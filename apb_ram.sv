==> flow/design.v <==
module apb_ram (
  input presetn,
  input pclk,
  input psel,
  input penable,
  input pwrite,
  input [31:0] paddr, pwdata,
  output reg [31:0] prdata,
  output reg pready, pslverr
);
  reg [31:0] mem [32];
  typedef enum {idle = 0, setup = 1, access = 2, transfer = 3} state_type;
  state_type state = idle; 
  always@(posedge pclk)
    begin
      if(presetn == 1'b0)  
        begin
            state <= idle;
            prdata <= 32'h00000000;
            pready <= 1'b0;
            pslverr <= 1'b0;
            for(int i = 0; i < 32; i++) 
                begin
                    mem[i] <= 0;
                end
       end 
      else 
        begin
        case(state)
        idle : 
            begin
                prdata <= 32'h00000000;
                pready <= 1'b0;
                pslverr <= 1'b0;
                state   <= setup;
            end
        setup:  
            begin
                if(psel == 1'b1)
                    state <= access;
                else
                    state <= setup;
             end
        access: 
            begin 
                if(pwrite && penable) 
                    begin
                        if(paddr < 32) 
                            begin
                                mem[paddr] <= pwdata;
                                state <= transfer;
                                pslverr <= 1'b0;
                                pready  <= 1'b1;
                            end
                        else 
                        begin
                            state <= transfer;
                            pready <= 1'b1;
                            pslverr <= 1'b1;
                        end
                    end
                else if (!pwrite && penable)
                    begin
                        if(paddr < 32) 
                        begin
                            prdata <= mem[paddr];
                            state <= transfer;
                            pready <= 1'b1;
                            pslverr <= 1'b0;
                        end
                        else 
                        begin
                            state <= transfer;
                            pready <= 1'b1;
                            pslverr <= 1'b1;
                            prdata <= 32'hxxxxxxxx;
                        end
                    end
                else
                    state <= setup;
            end  
            transfer: 
            begin
              state <= setup;
              pready <= 1'b0;
              pslverr <= 1'b0;
            end
            default : state <= idle;
      endcase   
    end
  end  
endmodule
interface apb_if ();
  logic              pclk;
  logic              presetn;
  logic       [31:0] paddr;
  logic              pwrite;
  logic       [31:0] pwdata;
  logic              penable;
  logic              psel;
  logic       [31:0] prdata;
  logic              pslverr;
  logic              pready;
endinterface
### Step by step through the tools: apb_ram

The steps from the RTL of apb_ram to its reports follow in flow order.
Lines are those of the file above, counted from 1.
Operators: Yosys type, input widths -> output width; for muxes data width and select width s.
Not given: -

| design | value |
|---|---|
| design top | apb_ram |
| clock port | pclk |
| standard-cell library | sky130hd |
| corner | tt_025C_1v80 |

### After elaboration

Source: Yosys, flattened and elaborated, memories not mapped. Widths are those after wreduce. Registers that Yosys merges into a memory's read port (data or address) are not register bits. Print and check cells do not count. Equal cells are merged and count once.
Memory sizes are those after Yosys's memory passes, which may raise the word count (mostly to a power of two), join words into wider ones and drop unused or constant bits.

| cells by class | value |
|---|---|
| muxes and demuxes | 28 |
| $lt $le $gt $ge | 1 |
| reduce/logical cells | 9 |
| eq/ne operators | 6 |

Operators with widths:

| operator | number |
|---|---|
| $mux 32 | 7 |
| $pmux 32 s3 | 1 |
| $eq 32x2->1 const B | 2 |
| $pmux 32 s2 | 1 |
| $eq 32x1->1 const B | 1 |
| $lt 32x6->1 const B | 1 |
| $logic_not 32->1 | 1 |
| $mux 5 | 4 |
| $mux 1 | 10 |
| $mux 2 | 3 |
| $ne 2x2->1 const B | 2 |
| $reduce_bool 2->1 | 2 |
| $pmux 1 s2 | 2 |
| $ne 3x3->1 const B | 1 |
| $reduce_and 3->1 | 1 |
| $logic_and 1x1->1 | 2 |
| $reduce_and 2->1 | 1 |
| $reduce_or 2->1 | 1 |
| $logic_not 1->1 | 1 |

| bit counts | value |
|---|---|
| memories | 1 |
| memory bits (writable) | 1024 |
| output and inout bits | 34 |
| bits in registers | 66 |
| elaborated cells | 49 |
| bits of input ports | 69 |

Memories:

| memory | words | width | RTL line | text |
|---|---|---|---|---|
| mem | 32 | 32 | 11 | `reg [31:0] mem [32];` |

### Logic depth

Yosys ltp: most cells in a row. Word level: on the elaborated netlist, between registers, memories and ports. Mapped: between sequential cells and ports; inverters and the memories' decode and read muxes count.

| logic depth | value |
|---|---|
| depth after elaboration | 5 |
| ABC_AREA | 0 |
| depth in mapped cells | 9 |
| mapped depth without buffers | 7 |

### Mapped cells and area

The flow's flattened synthesis, as Yosys stat reports it; memories are mapped. The netlist is that of the ABC_AREA named above (0 if unset); the other value can give another one.
The area totals of this step are shown rounded.

Cell types:

| cell | number | area in all (um2) |
|---|---|---|
| sky130_fd_sc_hd__edfxtp_1 | 1024 | 3.07E+04 |
| sky130_fd_sc_hd__and2_1 | 1025 | 6412.4 |
| sky130_fd_sc_hd__mux2i_1 | 512 | 5.12E+03 |
| sky130_fd_sc_hd__o22ai_1 | 256 | 1.6E+03 |
| sky130_fd_sc_hd__clkbuf_1 | 259 | 972.182 |
| sky130_fd_sc_hd__dfxtp_1 | 36 | 720.691 |
| sky130_fd_sc_hd__nor4_1 | 66 | 412.896 |
| sky130_fd_sc_hd__a22o_1 | 32 | 280.269 |
| sky130_fd_sc_hd__clkbuf_2 | 36 | 180.173 |
| sky130_fd_sc_hd__o21ai_0 | 32 | 160.154 |
| sky130_fd_sc_hd__nand2_1 | 39 | 146.39 |
| sky130_fd_sc_hd__buf_2 | 23 | 115.11 |
| sky130_fd_sc_hd__buf_4 | 12 | 90.086 |
| sky130_fd_sc_hd__nor2_2 | 12 | 75.072 |
| sky130_fd_sc_hd__nand4bb_1 | 6 | 67.565 |
| sky130_fd_sc_hd__nor2_1 | 18 | 67.565 |
| sky130_fd_sc_hd__nor4_2 | 4 | 50.048 |
| sky130_fd_sc_hd__nor2_4 | 4 | 45.043 |

Not listed: further types 21, cells in them 49.

| mapped netlist | value |
|---|---|
| flip-flop cells | 1060 |
| standard cells after synthesis | 3445 |
| sequential area | 31000 um2 |
| buffer cells | 333 |
| synthesis area | 48000 um2 |

### Timing after synthesis

Path of least setup slack by OpenSTA after synthesis, without wires, with an ideal clock, recovery checks aside; 20% of the period is set as input and as output delay. Where synthesis merged equal registers, the netlist keeps one of their names.

| path post-synthesis | value |
|---|---|
| kind | input-to-reg |
| from | in paddr[14] |
| to | mem mem[31][0] |
| required time | 4614 ps |
| buffers on the path | 2 |
| delay of the path | 4004 ps |
| driving pins on the path | 6 |
| input delay | 1016 ps |
| library setup time | 466 ps |
| clock period | 5080 ps |
| launch time at the first pin | 1016 ps |
| slack | 60 ps |
| arrival time | 4554 ps |
| synthesis period reached | 5020 ps |

"delay of the path" is the arrival time less input delay plus setup time.
"driving pins on the path": output pins that drive a net of the path, with the launching flip-flop's if there is one; two outputs of one cell count as two.
"synthesis period reached" is the clock period less the worst setup slack; recovery checks do not enter. This is arithmetic on one report: input and output delays are still those of the set period (20% each).
The rows between start and end are the longest chain of elaborated cells between them; the timing report does not say that the signal goes this way. Where chains are equally long, one stands for them.
Each line given opens the expression or statement behind the cell; cells for indexed reads and writes are added by Yosys, which also makes memories of some case tables.
The path ends at the enable pin of a flip-flop; only ways to that pin are counted.

| between the ends, post-synthesis | value |
|---|---|
| path through | sky130_fd_sc_hd__nor4_1 sky130_fd_sc_hd__nand3_1 sky130_fd_sc_hd__or4_1 sky130_fd_sc_hd__buf_2 sky130_fd_sc_hd__buf_6 sky130_fd_sc_hd__o21ai_0 |
| length of the longest elaborated chain | 5 |
| elaborated cells between the ends (all ways) | 9 |
| classes of those cells | compare: 1; mux: 8 |

RTL lines, path post-synthesis:

| item | RTL line | text |
|---|---|---|
| start: declaration | 7 | `input [31:0] paddr, pwdata,` |
| $lt 32x6->1 | 48 | `if(paddr < 32)` |
| $mux 5 | 48 |  |
| $mux 5 | 46 | `if(pwrite && penable)` |
| $mux 5 | 29 | `case(state)` |
| $mux 5 | 16 | `if(presetn == 1'b0)` |
| end: declaration | 11 | `reg [31:0] mem [32];` |

### Timing after layout

From the final timing report of run 1: the path of least setup slack in the routed layout; clock arrival at registers is part of the times.
The path's times are printed in steps of 10 ps; the period is the one set.

| path after layout | value |
|---|---|
| kind | input-to-reg |
| from | in paddr[4] |
| to | reg prdata[1] |
| required time | 5580 ps |
| input delay | 1000 ps |
| library setup time | 110 ps |
| buffers on the path | 2 |
| slack | 1080 ps |
| driving pins on the path | 7 |
| clock period | 5010 ps |
| launch time at the first pin | 1000 ps |
| arrival time | 4500 ps |

The rows between start and end are the longest chain of elaborated cells between them; the timing report does not say that the signal goes this way. Where chains are equally long, one stands for them.
At most two assigning lines are given for a register; there are more.

| between the ends, after layout | value |
|---|---|
| path through | sky130_fd_sc_hd__clkdlybuf4s50_1 sky130_fd_sc_hd__or4b_2 sky130_fd_sc_hd__buf_4 sky130_fd_sc_hd__o22ai_1 sky130_fd_sc_hd__nor4_1 sky130_fd_sc_hd__nand2_1 sky130_fd_sc_hd__a22o_1 |
| length of the longest elaborated chain | 5 |
| elaborated cells between the ends (all ways) | 6 |
| classes of those cells | compare: 1; mux: 4; memory: 1 |

RTL lines, path after layout:

| item | RTL line | text |
|---|---|---|
| start: declaration | 7 | `input [31:0] paddr, pwdata,` |
| $lt 32x6->1 | 64 | `if(paddr < 32)` |
| $mux 32 | 64 |  |
| $mux 32 | 62 | `else if (!pwrite && penable)` |
| $mux 32 | 46 | `if(pwrite && penable)` |
| $pmux 32 s2 | 29 | `case(state)` |
| end: assignment | 32 | `prdata <= 32'h00000000;` |
| end: assignment | 66 | `prdata <= mem[paddr];` |
| end: declaration | 8 | `output reg [31:0] prdata,` |

Memo
Re: implementation data of apb_ram

Measured data: module apb_ram, platform sky130hd, 2 stored runs of the flow under differing settings, order arbitrary. Input and output delays are each 20% of the period that was set; the output load is 0.01 pF.
"period achieved" is the run's clock period less its worst setup slack. It is reckoned from that one timing run; input and output delays stay at 20% of the period that was set.
By "critical path time" is meant the share of the clock period that the worst setup path is allowed (20% is reserved at inputs, 20% at outputs), minus its slack. Clock arrival times at its registers enter into it.
"power consumption" rests on the timing tool's default activity at the inputs, not on a simulated workload.
"critical path time" is given in steps of 10 ps.
The measured numbers are rounded.
Among the settings, . means not set for that run.

| run | period_ns | CORE_UTILIZATION | CAP_MARGIN | CORE_MARGIN | SLEW_MARGIN | SETUP_SLACK_MARGIN | PLACE_DENSITY_LB_ADDON | TNS_END_PERCENT | GPL_TIMING_DRIVEN | GPL_ROUTABILITY_DRIVEN | CTS_CLUSTER_SIZE | CTS_CLUSTER_DIAMETER | MIN_ROUTING_LAYER | chip area in the Yosys report (um2) | setup TNS (ps) | standard-cell area after layout (um2) | worst-case hold slack (ps) | critical path time (ps) | class of the worst setup path | power consumption (W) | period achieved (ps) | final design utilization (%) | worst setup slack after layout (ps) | die outline area (um2) |
|---|---|---|---|---|---|---|---|---|---|---|---|---|---|---|---|---|---|---|---|---|---|---|---|---|
| run 1 | 5.01 | 25 | 20 | 2 | 20 | . | . | . | . | . | . | . | . | 48000 | 0 | 56000 | 480 | 2930 | input-to-reg | 0.02 | 3930 | 30 | 1100 | 190000 |
| run 2 | 4.79 | 36 | 20 | 2 | 20 | 0.52 | 0.21 | 25 | 0 | 0 | 40 | 134 | met1 | 48000 | 0 | 54000 | 500 | 3480 | input-to-reg | 0.016 | 4442 | 41 | 350 | 140000 |
